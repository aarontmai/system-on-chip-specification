==> flow/design.v <==
`timescale 1ns / 1ps
module receiveEngine(clk, rst, Rx, eight, pen, reads0, even, k,RxRdy, perr, ferr, ovf, data);
    input clk, rst, Rx, eight, pen, reads0, even;
    input [18:0] k;
    output reg RxRdy, perr, ferr, ovf;
    output [7:0] data;
    wire btu, done, shift, overflow, stop_bit, parity;
    reg start, doit, parity_gen, parity_gen_sel, parity_bit_sel,stop_bit_sel;
    reg [1:0] pstate, nstate;
    reg [3:0] bit_count, bit_counter, bits;  
    reg [9:0] shift_out, combo_out;
    reg [18:0] bit_time_count, bit_time_counter, bit_time; 
    always @ (posedge clk, posedge rst)
     begin
        if (rst)
          pstate <= 2'b00;
        else 
          pstate <= nstate;
      end
      always @ (*)
        begin
         case (pstate)
            0: begin
              {start, doit} = 2'b00;
              if(Rx)
               nstate = 0;
              else
               nstate = 1;
              end
              1: begin
              {start, doit} = 2'b11;
              if (Rx)
                nstate = 0;else
              if (~Rx && btu)
                nstate = 1;
              else
                nstate = 2; 
              end
              2: begin 
                 {start, doit} = 2'b01;
                 if (done)
                   nstate = 0;
                 else
                    nstate = 2;
                 end
                default: begin    
                    {start, doit} = 2'b00;
                    nstate = 2'b00;
                    end
           endcase    
         end
 always @ (*)
   begin  
     if (start)  
       bit_time = k >> 1; 
     else  
       bit_time = k;  
     end  
  assign btu = (bit_time_count == bit_time);
  assign shift = btu & ~start;
  always @(posedge clk, posedge rst)
   begin
        if(rst)
           bit_time_count <= 0;
        else
           bit_time_count <= bit_time_counter;
   end  
    always @(*)
      begin
        case ({doit,btu})
         0: bit_time_counter = 0;
         1: bit_time_counter = 0;
         2: bit_time_counter = bit_time_count + 1;
         3: bit_time_counter = 0;
       endcase  
     end           
    always @ (*)
        begin
            case ({eight,pen})
                0: bits = 9;
                1: bits = 10;
                2: bits = 10;
                3: bits = 11;
                default: bits = 9;
             endcase
          end   
 assign done = (bit_count == bits);    
 always @(posedge clk, posedge rst)
    begin
        if(rst)
            bit_count <= 0;
        else
            bit_count <= bit_counter;
     end
 always @(*)    
    begin       
        case ({doit,btu})
            0: bit_counter = 0;
            1: bit_counter = 0;
            2: bit_counter = bit_count;
            3: bit_counter = bit_count + 1;    
        endcase
    end
 always @(posedge clk, posedge rst)
    begin
        if (rst)
            shift_out <= 10'b0; else
        if (shift)
            shift_out <= {Rx, shift_out[9:1]};
        else
            shift_out <= shift_out;
        end
always @(*) 
    begin
       case ({eight, pen}) 
        0: combo_out = shift_out >> 2;  
        1: combo_out = shift_out >> 1;  
        2: combo_out = shift_out >> 1;  
        3: combo_out = shift_out;  
       endcase  
     end
 assign data = combo_out [6:0];  
 always @(*)
    begin
        if (eight)
          parity_gen_sel = combo_out[7]; 
        else
          parity_gen_sel = 0;
     end
 always @(*)
    begin
       if (eight) 
            parity_bit_sel = combo_out[8];
       else
            parity_bit_sel = combo_out[7];
       end
  always @(*)     
    begin
        case ({eight, pen})
            0: stop_bit_sel = combo_out[7];
            1: stop_bit_sel = combo_out[8];
            2: stop_bit_sel = combo_out[8];
            3: stop_bit_sel = combo_out[9]; 
        endcase
     end               
 always @(posedge clk, posedge rst)
    begin
       if(rst)     
            RxRdy <= 0;else
       if(done)
            RxRdy <= 1;else
       if(reads0)
            RxRdy <= 0;
       else
            RxRdy <= RxRdy;
     end
 always @(*)
    begin
        if (even)
            parity_gen = parity_gen_sel;
        else    
            parity_gen = ~parity_gen_sel;
    end
 assign parity = (parity_gen ^ parity_bit_sel) & pen & done;       
 always @ (posedge clk, posedge rst)  
    begin
         if (rst) 
            perr <= 0; else
         if (parity)
             perr <= 1; else
         if (reads0)
             perr <= 0;
         else   
             perr <= perr;
     end     
 assign stop_bit = done & ~stop_bit_sel;
 always @ (posedge clk, posedge rst)
    begin    
          if (rst)
            ferr <= 0; else
          if (stop_bit)
            ferr <= 1; else  
          if (reads0)
            ferr <= 0;    
          else
            ferr <= ferr;
     end       
  assign overflow = RxRdy & done;
  always @ (posedge clk, posedge rst)
    begin
        if (rst)
            ovf <= 0; else
        if (overflow)
            ovf <= 1; else
        if (reads0)
            ovf <= 0;
        else      
            ovf <= ovf;
     end
endmodule
== From RTL to reports: receiveEngine ==
Tool output for the design above, in the order of the flow.
Lines are those of the file above, counted from 1.
Cell names lack the library's common part.
A cell with -- has no value.

* Design top: receiveEngine
* Clock: clk
* Library: sky130hd
* Corner: tt_025C_1v80

== Word-level counts ==
Yosys after proc, flatten, opt, wreduce and memory -nomap, before mapping. Memory bits, and registers merged into a memory's read port (data or address), are not among the register bits. Print and check cells are not counted. Equal cells are merged and count once.

* $add $sub $neg: 2
* Equal/unequal tests: 10
* Multiplexer cells: 20
* Bitwise logic cells: 10
* Reductions and logical operators: 11

{| class="wikitable"
|+ Operator list
! kind !! count
|-
| 19-bit parallel mux with 2-bit select || 1
|-
| 10-bit parallel mux with 3-bit select || 1
|-
| 19-bit by 1-bit adder with 19-bit output (second input constant) || 1
|-
| 19-bit equality test || 1
|-
| 19-bit two-way mux || 1
|-
| 4-bit parallel mux with 3-bit select || 1
|-
| 2-bit equality test (second input constant) || 5
|-
| 1-bit two-way mux || 9
|-
| 2-bit nonzero test || 4
|-
| 4-bit parallel mux with 2-bit select || 1
|-
| 2-bit by 1-bit equality test with 1-bit output (second input constant) || 3
|-
| 2-bit zero test || 3
|-
| 2-bit parallel mux with 3-bit select || 1
|-
| 2-bit two-way mux || 3
|-
| 1-bit bitwise AND || 5
|-
| 1-bit inverter || 4
|-
| 2-bit OR reduction || 2
|-
| 4-bit by 1-bit adder with 4-bit output (second input constant) || 1
|-
| 4-bit equality test || 1
|-
| 2-bit parallel mux with 2-bit select || 1
|-
| 3-bit OR reduction || 1
|-
| 1-bit parallel mux with 3-bit select || 1
|-
| 1-bit XOR || 1
|-
| 1-bit logical AND || 1
|}

* Register bits after elaboration: 39
* Output and inout port bits: 12

== Logic depth ==
Yosys ltp: most cells in a row. Word level: on the elaborated netlist, between registers, memories and ports. Mapped: between sequential cells and ports; inverters and the memories' decode and read muxes count.

* Depth after elaboration: 10
* ABC_AREA: 0
* Mapped depth: 10
* Mapped depth without buffers: 8

== After synthesis ==
Source: synth_stat.txt of the flow (Yosys; design flattened, memories mapped). It holds for the ABC_AREA given above (unset counts as 0); a run with the other value may have another netlist.

* Cells in the netlist: 268
* Synthesis area: 0.0025787 mm2
* Flip-flops: 40
* Buffer cells: 14

{| class="wikitable"
|+ Cell types
! type !! count !! total area (um2)
|-
| dfrtp_1 || 39 || 975.936
|-
| xnor2_1 || 27 || 236.477
|-
| mux2i_1 || 14 || 140.134
|-
| mux2_2 || 9 || 101.347
|-
| nor2_1 || 27 || 101.347
|-
| xor2_1 || 11 || 96.342
|-
| o21ai_0 || 16 || 80.077
|-
| nand2_1 || 17 || 63.811
|-
| a22oi_1 || 8 || 60.058
|-
| inv_1 || 15 || 56.304
|-
| ha_1 || 4 || 50.048
|-
| nand4_1 || 6 || 37.536
|-
| nand3_1 || 7 || 35.034
|-
| a21oi_1 || 6 || 30.029
|-
| a2111oi_4 || 1 || 27.526
|-
| dfstp_2 || 1 || 26.275
|-
| nor2b_1 || 4 || 25.024
|-
| clkbuf_1 || 6 || 22.522
|}

Other cell types: 36; their cells: 50.

== Timing after synthesis ==
OpenSTA on the mapped netlist: ideal clock, no wires. The path of least setup slack (recovery checks aside). Input and output delay are each 20% of the period. Register names are those of the netlist, which keeps one name where synthesis merged equal registers.

* Path type: reg2reg
* Start point: register bit_time_count[14]
* End point: register bit_time_count[10]
* Period: 2.47 ns
* Setup time: 0.119 ns
* Time at the first pin: 0.000 ns
* Data arrival time: 2.099 ns
* Data required time: 2.351 ns
* Slack: 0.252 ns
* Delay of the path: 2.218 ns
* Driving pins on the path: 10
* Buffers on the path: 3
* Synthesis period reached: 2.218 ns

"delay of the path" = arrival - input delay + setup time.
"driving pins on the path": output pins that drive a net of the path, with the launching flip-flop's if there is one; two outputs of one cell count as two.
"synthesis period reached" = period - worst setup slack (recovery checks aside). The figure is calculated, with input and output delays left at 20% of the set period.
The rows between start and end are the longest chain of elaborated cells between them; the timing report does not say that the signal goes this way. Where chains are equally long, one stands for them.
A line is the first line of the expression or statement that the cell stems from. Yosys adds cells for indexed reads and writes and turns some case tables into memories.

* Cell sequence: dfrtp_1 -> clkbuf_1 -> xnor2_1 -> o2111ai_1 -> a211o_1 -> or4_1 -> clkbuf_2 -> o21ai_2 -> buf_4 -> nor2_1
* Cells in the longest elaborated chain: 4

{| class="wikitable"
|+ Ends and longest elaborated chain, after synthesis
! item !! RTL line !! text
|-
| start, declared || 12 || <nowiki>reg [18:0] bit_time_count, bit_time_counter, bit_time;</nowiki>
|-
| start, assigned || 64 || <nowiki>bit_time_count <= 0;</nowiki>
|-
| start, assigned || 66 || <nowiki>bit_time_count <= bit_time_counter;</nowiki>
|-
| 19-bit equality test || 59 || <nowiki>assign btu = (bit_time_count == bit_time);</nowiki>
|-
| 2-bit equality test || 70 || <nowiki>case ({doit,btu})</nowiki>
|-
| 3-bit OR reduction || -- ||
|-
| 19-bit parallel mux with 2-bit select || 70 ||
|-
| end, assigned || 64 ||
|-
| end, assigned || 66 ||
|-
| end, declared || 12 ||
|}

== Worst path after layout ==
Path of least setup slack in the final report of run 2 (OpenROAD, finished layout, wires in). Where an end is a register, its clock arrival counts in the times.

* Path type: reg2reg
* Start point: register pstate
* End point: register bit_count[2]
* Period: 2.19 ns
* Setup time: 0.07 ns
* Time at the first pin: 0.29 ns
* Data arrival time: 2.54 ns
* Data required time: 2.41 ns
* Slack: -0.13 ns
* Driving pins on the path: 8
* Buffers on the path: 1

Where an end lacks its bit number, it is one bit of the signal, or one of the new flip-flops if synthesis recoded a state register.
The rows between start and end are the longest chain of elaborated cells between them; the timing report does not say that the signal goes this way. Where chains are equally long, one stands for them.

* Cell sequence: dfrtp_1 -> buf_12 -> mux2i_1 -> xor2_1 -> nand2_1 -> or4_4 -> or4_1 -> a21oi_1
* Cells in the longest elaborated chain: 7

{| class="wikitable"
|+ Ends and longest elaborated chain, post-layout
! item !! RTL line !! text
|-
| start, declared || 9 || <nowiki>reg [1:0] pstate, nstate;</nowiki>
|-
| start, assigned || 16 || <nowiki>pstate <= 2'b00;</nowiki>
|-
| start, assigned || 18 || <nowiki>pstate <= nstate;</nowiki>
|-
| 2-bit equality test || 22 || <nowiki>case (pstate)</nowiki>
|-
| 2-bit parallel mux with 2-bit select || 22 ||
|-
| 19-bit two-way mux || 54 || <nowiki>if (start)</nowiki>
|-
| 19-bit equality test || 59 || <nowiki>assign btu = (bit_time_count == bit_time);</nowiki>
|-
| 2-bit by 1-bit equality test with 1-bit output || 97 || <nowiki>case ({doit,btu})</nowiki>
|-
| 2-bit OR reduction || -- ||
|-
| 4-bit parallel mux with 2-bit select || 97 ||
|-
| end, assigned || 91 || <nowiki>bit_count <= 0;</nowiki>
|-
| end, assigned || 93 || <nowiki>bit_count <= bit_counter;</nowiki>
|-
| end, declared || 10 || <nowiki>reg [3:0] bit_count, bit_counter, bits;</nowiki>
|}

Hand-over note for receiveEngine

Record of 2 stored runs of the RTL-to-layout flow on receiveEngine, platform sky130hd. The runs are unordered. Constraints: input delay and output delay 20% of the set period each, output load 0.01 pF.
"achieved period": clock period set for the run, less the worst setup slack. It is reckoned from that one timing run; input and output delays stay at 20% of the period that was set.
"worst path time" = time allowed to the worst setup path (clock period - input delay - output delay, where it has them) - its slack; a late launch clock adds to it, a late capture clock takes from it.
"total power after layout": no workload was simulated; the value follows from the tool's default switching activity.

=== Run 1 ===
{| class="wikitable"
! Setting !! Value
|-
| period_ns || 2.3
|-
| CORE_UTILIZATION || 69
|-
| SETUP_SLACK_MARGIN || -0.22
|-
| PLACE_DENSITY_LB_ADDON || 0.15
|-
| CELL_PAD_IN_SITES_GLOBAL_PLACEMENT || 0
|-
| CELL_PAD_IN_SITES_DETAIL_PLACEMENT || 2
|-
| TNS_END_PERCENT || 60
|-
| GPL_TIMING_DRIVEN || 1
|-
| CTS_CLUSTER_SIZE || 98
|-
| CAP_MARGIN || 30
|-
| MAX_ROUTING_LAYER || met5
|-
| CORE_MARGIN || 2
|-
| SLEW_MARGIN || 20
|}
No final report: placement broke off with DPL-0033.

=== Run 2 ===
{| class="wikitable"
! Setting !! Value
|-
| period_ns || 2.19
|-
| CORE_UTILIZATION || 38
|-
| SETUP_SLACK_MARGIN || 0.56
|-
| PLACE_DENSITY_LB_ADDON || 0.09
|-
| GPL_ROUTABILITY_DRIVEN || 1
|-
| CTS_CLUSTER_DIAMETER || 215
|-
| CAP_MARGIN || 20
|-
| CORE_MARGIN || 2
|-
| SLEW_MARGIN || 20
|-
! Result !! Value
|-
| Worst path time || 2.32 ns
|-
| Critical path type || reg2reg
|-
| Overall die area || 0.0074606 mm2
|-
| Standard-cell area of the final layout || 0.0035134 mm2
|-
| Yosys chip area after synthesis || 0.0025787 mm2
|-
| Achieved period || 2.318 ns
|-
| Worst setup slack after layout || -0.128 ns
|-
| Total power after layout || 0.001427 W
|-
| Utilization || 0.526
|}

End of note.
