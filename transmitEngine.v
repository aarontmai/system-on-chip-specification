==> flow/design.v <==
`timescale 1ns / 1ps
module transmitEngine(clk, rst, eight, pen, ohel, load, out_port, k,TxRdy, Tx); 
input clk, rst, eight, pen, ohel, load;
input [7:0] out_port;
input [18:0] k;
output reg TxRdy, Tx;
wire ep, op, btu, done;
reg doit, load_d1, bit10, bit9;
reg [7:0] ldata;
reg [3:0] bit_count, bit_counter;
reg [10:0] shift_out;
reg [18:0] bit_time_count, bit_time_counter;
always @(posedge clk, posedge rst)
    begin
        if(rst)
            TxRdy <= 1; else  
        if(done==1 && load==1)
            TxRdy <= TxRdy; else
        if(done)
            TxRdy <= 1; else   
        if(load)
            TxRdy <= 0;
        else
            TxRdy <= TxRdy;
     end
always @(posedge clk, posedge rst)
    begin
        if(rst)
            doit <= 0; else
        if(done==1 && load_d1==1) 
            doit <= doit; else
        if(done)
            doit <= 0; else
        if(load_d1)
            doit <= 1;
        else   
            doit <= doit;
     end     
 always @(posedge clk, posedge rst)   
    begin
        if(rst)
            ldata <= 0;
        else
            ldata <= out_port;
    end
assign btu = (bit_time_count == k);
always @(posedge clk, posedge rst)
    begin
        if(rst)
            bit_time_count <= 0;
        else
            bit_time_count <= bit_time_counter;
     end    
 always @(*)
    begin  
        case ({doit,btu}) 
            0: bit_time_counter = 0;
            1: bit_time_counter = 0;
            2: bit_time_counter = bit_time_count + 1;
            3: bit_time_counter = 0;
        endcase
     end
 assign done = (bit_count == 11);
 always @(posedge clk, posedge rst)
    begin
        if(rst)
            bit_count <= 0;
        else
            bit_count <= bit_counter;
     end
  always @(*)
    begin
        case ({doit,btu})
            0: bit_counter = 0;
            1: bit_counter = 0;
            2: bit_counter = bit_count;
            3: bit_counter = bit_count + 1;
         endcase
     end  
 assign ep = eight ? (^ldata) : ^(ldata[6:0]);
 assign op = eight ? !(^ldata): !(^(ldata[6:0]));
 always @*
    begin
        case ({eight,pen,ohel})
            0: {bit10,bit9} = {1'b1, 1'b1};
            1: {bit10,bit9} = {1'b1, 1'b1};
            2: {bit10,bit9} = {1'b1, ep};
            3: {bit10,bit9} = {1'b1, op};
            4: {bit10,bit9} = {1'b1, ldata[7]};
            5: {bit10,bit9} = {1'b1, ldata[7]};
            6: {bit10,bit9} = {ep, ldata[7]};
            7: {bit10,bit9} = {op, ldata[7]};
            default: {bit10,bit9} = {1'b1,1'b1};
        endcase
     end
always @(posedge clk, posedge rst) 
    begin
        if(rst)
            load_d1 <= 0;
        else
            load_d1 <= load;   
    end
always @(posedge clk, posedge rst)    
    begin
        if(rst)
            shift_out <= 11'b11111111111; else
        if(load_d1)
            shift_out <= {bit10, bit9, ldata[6:0], 1'b0, 1'b1}; else  
        if(btu)
            shift_out <= {1'b1, shift_out[10:1]};
        else 
            shift_out <= shift_out;
        end             
 always @(*)begin
    Tx = shift_out[0];
 end
endmodule
### Tool chain data of transmitEngine

What the tools print for transmitEngine, step after step.
Lines are those of the file above, counted from 1.
Operators carry their Yosys type and port widths (W data, S select, Z words).
Library cell names are shortened.
The mark -- stands for no value.

| design | value |
|---|---|
| top module | transmitEngine |
| clock input | clk |
| cell library | sky130hd |
| timing corner | tt_025C_1v80 |

### After elaboration

Yosys after proc, flatten, opt, wreduce and memory -nomap, before mapping. Memory bits, and registers merged into a memory's read port (data or address), are not among the register bits. Print and check cells are not counted. Equal cells are merged and count once.

| bit counts | value |
|---|---|
| flip-flop bits (word level) | 45 |
| cells after elaboration | 51 |
| input bits | 33 |

| cells by class | value |
|---|---|
| equality and inequality tests | 12 |
| reductions and logical operators | 17 |
| $add $sub $neg | 2 |
| bitwise logic cells | 2 |
| mux-type cells | 11 |

Operators by type and width:

| operator | number |
|---|---|
| $pmux W19 S2 | 1 |
| $mux W11 | 2 |
| $add A19 B1 Y19 const B | 1 |
| $eq A19 B19 Y1 | 1 |
| $eq A3 B3 Y1 const B | 4 |
| $pmux W2 S6 | 1 |
| $reduce_xor A8 Y1 | 1 |
| $pmux W4 S2 | 1 |
| $reduce_xor A7 Y1 | 1 |
| $reduce_bool A2 Y1 | 3 |
| $reduce_or A2 Y1 | 3 |
| $eq A3 B2 Y1 const B | 2 |
| $mux W1 | 6 |
| $eq A2 B2 Y1 const B | 2 |
| $reduce_and A2 Y1 | 2 |
| $add A4 B1 Y4 const B | 1 |
| $eq A4 B4 Y1 const B | 1 |
| $eq A3 B1 Y1 const B | 1 |
| $logic_not A3 Y1 | 1 |
| $reduce_or A3 Y1 | 1 |
| $logic_and A1 B1 Y1 | 2 |
| $not A1 Y1 | 2 |
| $logic_not A1 Y1 | 2 |
| $eq A2 B1 Y1 const B | 1 |
| $logic_not A2 Y1 | 1 |

### Longest topological paths

Depth = most cells in a row (Yosys ltp): at word level without a register or memory, in the mapped netlist without a sequential cell, where the memories' decode and read muxes count.

| logic depth | value |
|---|---|
| word-level depth | 5 |
| ABC_AREA | 0 |
| mapped depth | 6 |

### Netlist

Yosys stat after the flow's synthesis: flattened, memories mapped to cells. It holds for the ABC_AREA given above (unset counts as 0); a run with the other value may have another netlist.
Totals and module areas in this step are rounded.

Cell types:

| cell | number | area in all (um^2) |
|---|---|---|
| dfrtp_1 | 33 | 825.792 |
| dfstp_2 | 12 | 315.302 |
| xor2_1 | 22 | 192.685 |
| xnor2_1 | 21 | 183.926 |
| nor2_1 | 25 | 93.84 |
| a2bb2oi_1 | 9 | 78.826 |
| nand3_1 | 15 | 75.072 |
| o21ai_0 | 14 | 70.067 |
| a31oi_1 | 9 | 56.304 |
| nor4_2 | 4 | 50.048 |
| a21oi_1 | 6 | 30.029 |
| inv_1 | 8 | 30.029 |
| nand2_1 | 8 | 30.029 |
| ha_1 | 2 | 25.024 |
| nor3_1 | 4 | 20.019 |
| clkbuf_1 | 5 | 18.768 |
| or3_1 | 3 | 18.768 |
| and4_1 | 2 | 17.517 |

Other cell types: 15; their cells: 16.

| synthesis totals | value |
|---|---|
| flip-flops | 45 |
| standard cells after synthesis | 218 |
| chip area (Yosys) | 2248 um^2 |
| sequential area | 1141 um^2 |

### Worst setup path after synthesis

OpenSTA on the mapped netlist: ideal clock, no wires. The path of least setup slack (recovery checks aside). Input and output delay are each 20% of the period. Register names are those of the netlist, which keeps one name where synthesis merged equal registers.

| timing path post-synthesis | value |
|---|---|
| path kind | input to register |
| from | input k[3] |
| to | register bit_time_count[11] |
| data required time | 2.529 ns |
| buffers on the path | 1 |
| arrival | 1.782 ns |
| clock period | 2.65 ns |
| external input delay | 0.530 ns |
| path slack | 0.746 ns |
| delay of the path | 1.373 ns |
| stages on the path | 6 |
| synthesis period reached | 1.904 ns |

"delay of the path" is the arrival time less input delay plus setup time.
"stages on the path": output pins that drive a net of the path, with the launching flip-flop's if there is one; two outputs of one cell count as two.
"synthesis period reached" is the clock period less the worst setup slack; recovery checks do not enter. This is arithmetic on one report: input and output delays are still those of the set period (20% each).
Between the ends stands the longest chain of elaborated cells between them, by number of cells; it is not shown to be the way that was timed. Of several equally long chains one is given.
A line is the first line of the expression or statement that the cell stems from. Yosys adds cells for indexed reads and writes and turns some case tables into memories.

| on the way, post-synthesis | value |
|---|---|
| cells stage by stage | xor2_1 -> nor4_2 -> nand4_2 -> o21ai_2 -> buf_2 -> nor2_1 |
| length of the longest elaborated chain | 4 |
| elaborated cells between the ends (all ways) | 7 |

RTL lines, path post-synthesis:

| what | line | source |
|---|---|---|
| from (decl) | 5 | `input [18:0] k;` |
| $eq A19 B19 Y1 | 46 | `assign btu = (bit_time_count == k);` |
| $eq A2 B2 Y1 | 56 | `case ({doit,btu})` |
| $reduce_or A3 Y1 | -- |  |
| $pmux W19 S2 | 56 |  |
| to (assign) | 50 | `bit_time_count <= 0;` |
| to (assign) | 52 | `bit_time_count <= bit_time_counter;` |
| to (decl) | 12 | `reg [18:0] bit_time_count, bit_time_counter;` |

### Timing after layout

From the final timing report of entry A: the path of least setup slack in the routed layout; clock arrival at registers is part of the times.

| timing path post-layout | value |
|---|---|
| path kind | input to register |
| from | input k[11] |
| to | register bit_time_count[10] |
| buffers on the path | 3 |
| data required time | 1.65 ns |
| clock period | 1.46 ns |
| external input delay | 0.29 ns |
| stages on the path | 8 |
| path slack | -0.38 ns |
| arrival | 2.03 ns |

Between the ends stands the longest chain of elaborated cells between them, by number of cells; it is not shown to be the way that was timed. Of several equally long chains one is given.

| on the way, post-layout | value |
|---|---|
| cells stage by stage | clkdlybuf4s50_1 -> xor2_1 -> nor4_2 -> nand4_2 -> buf_4 -> o21ai_4 -> buf_12 -> a21oi_1 |
| length of the longest elaborated chain | 4 |
| elaborated cells between the ends (all ways) | 7 |

RTL lines, path post-layout:

| what | line | source |
|---|---|---|
| from (decl) | 5 | `input [18:0] k;` |
| $eq A19 B19 Y1 | 46 | `assign btu = (bit_time_count == k);` |
| $eq A2 B2 Y1 | 56 | `case ({doit,btu})` |
| $reduce_or A3 Y1 | -- |  |
| $pmux W19 S2 | 56 |  |
| to (assign) | 50 | `bit_time_count <= 0;` |
| to (assign) | 52 | `bit_time_count <= bit_time_counter;` |
| to (decl) | 12 | `reg [18:0] bit_time_count, bit_time_counter;` |

Wiki page: transmitEngine / flow data

2 stored runs of transmitEngine in the flow (synthesis by Yosys, layout by OpenROAD, sky130hd cells), in arbitrary order. Constraints: input delay and output delay 20% of the set period each, output load 0.01 pF.
By "period achieved" is meant the clock period of the run minus its worst setup slack. This is arithmetic on one report: input and output delays are still those of the set period (20% each).
By "worst setup path time" is meant the share of the clock period that the worst setup path is allowed (20% is reserved at inputs, 20% at outputs), minus its slack. Clock arrival times at its registers enter into it.
"power consumption" rests on the timing tool's default activity at the inputs, not on a simulated workload.
Results are given in rounded form.
A setting shown as -- is not set for that run.

| stored run | period_ns | CORE_UTILIZATION | SETUP_SLACK_MARGIN | PLACE_DENSITY | CORE_ASPECT_RATIO | CELL_PAD_IN_SITES_DETAIL_PLACEMENT | TNS_END_PERCENT | CTS_CLUSTER_SIZE | CAP_MARGIN | CORE_MARGIN | SLEW_MARGIN | PLACE_DENSITY_LB_ADDON | CTS_CLUSTER_DIAMETER | MIN_ROUTING_LAYER | setup slack of the worst path (ns) | power consumption (mW) | period achieved (ns) | final setup TNS (ns) | die outline area (um^2) | utilization in the final report (%) | worst setup path time (ns) | class of the worst setup path | chip area after synthesis (Yosys) (um^2) |
|---|---|---|---|---|---|---|---|---|---|---|---|---|---|---|---|---|---|---|---|---|---|---|---|
| entry A | 1.46 | 37 | 0.13 | 0.63 | 0.74 | 0 | 35 | 71 | 20 | 2 | 20 | -- | -- | -- | -0.385 | 3.396 | 1.845 | -11.43 | 6724 | 53.4 | 1.55 | input to register | 2248 |
| entry B | 2.28 | 42 | 0.44 | -- | 1.88 | -- | -- | 44 | 15 | 2 | 0 | 0.25 | 221 | met1 | 0.398 | 2.059 | 1.882 | 0.000 | 5984 | 59.4 | 1.88 | register to register | 2248 |
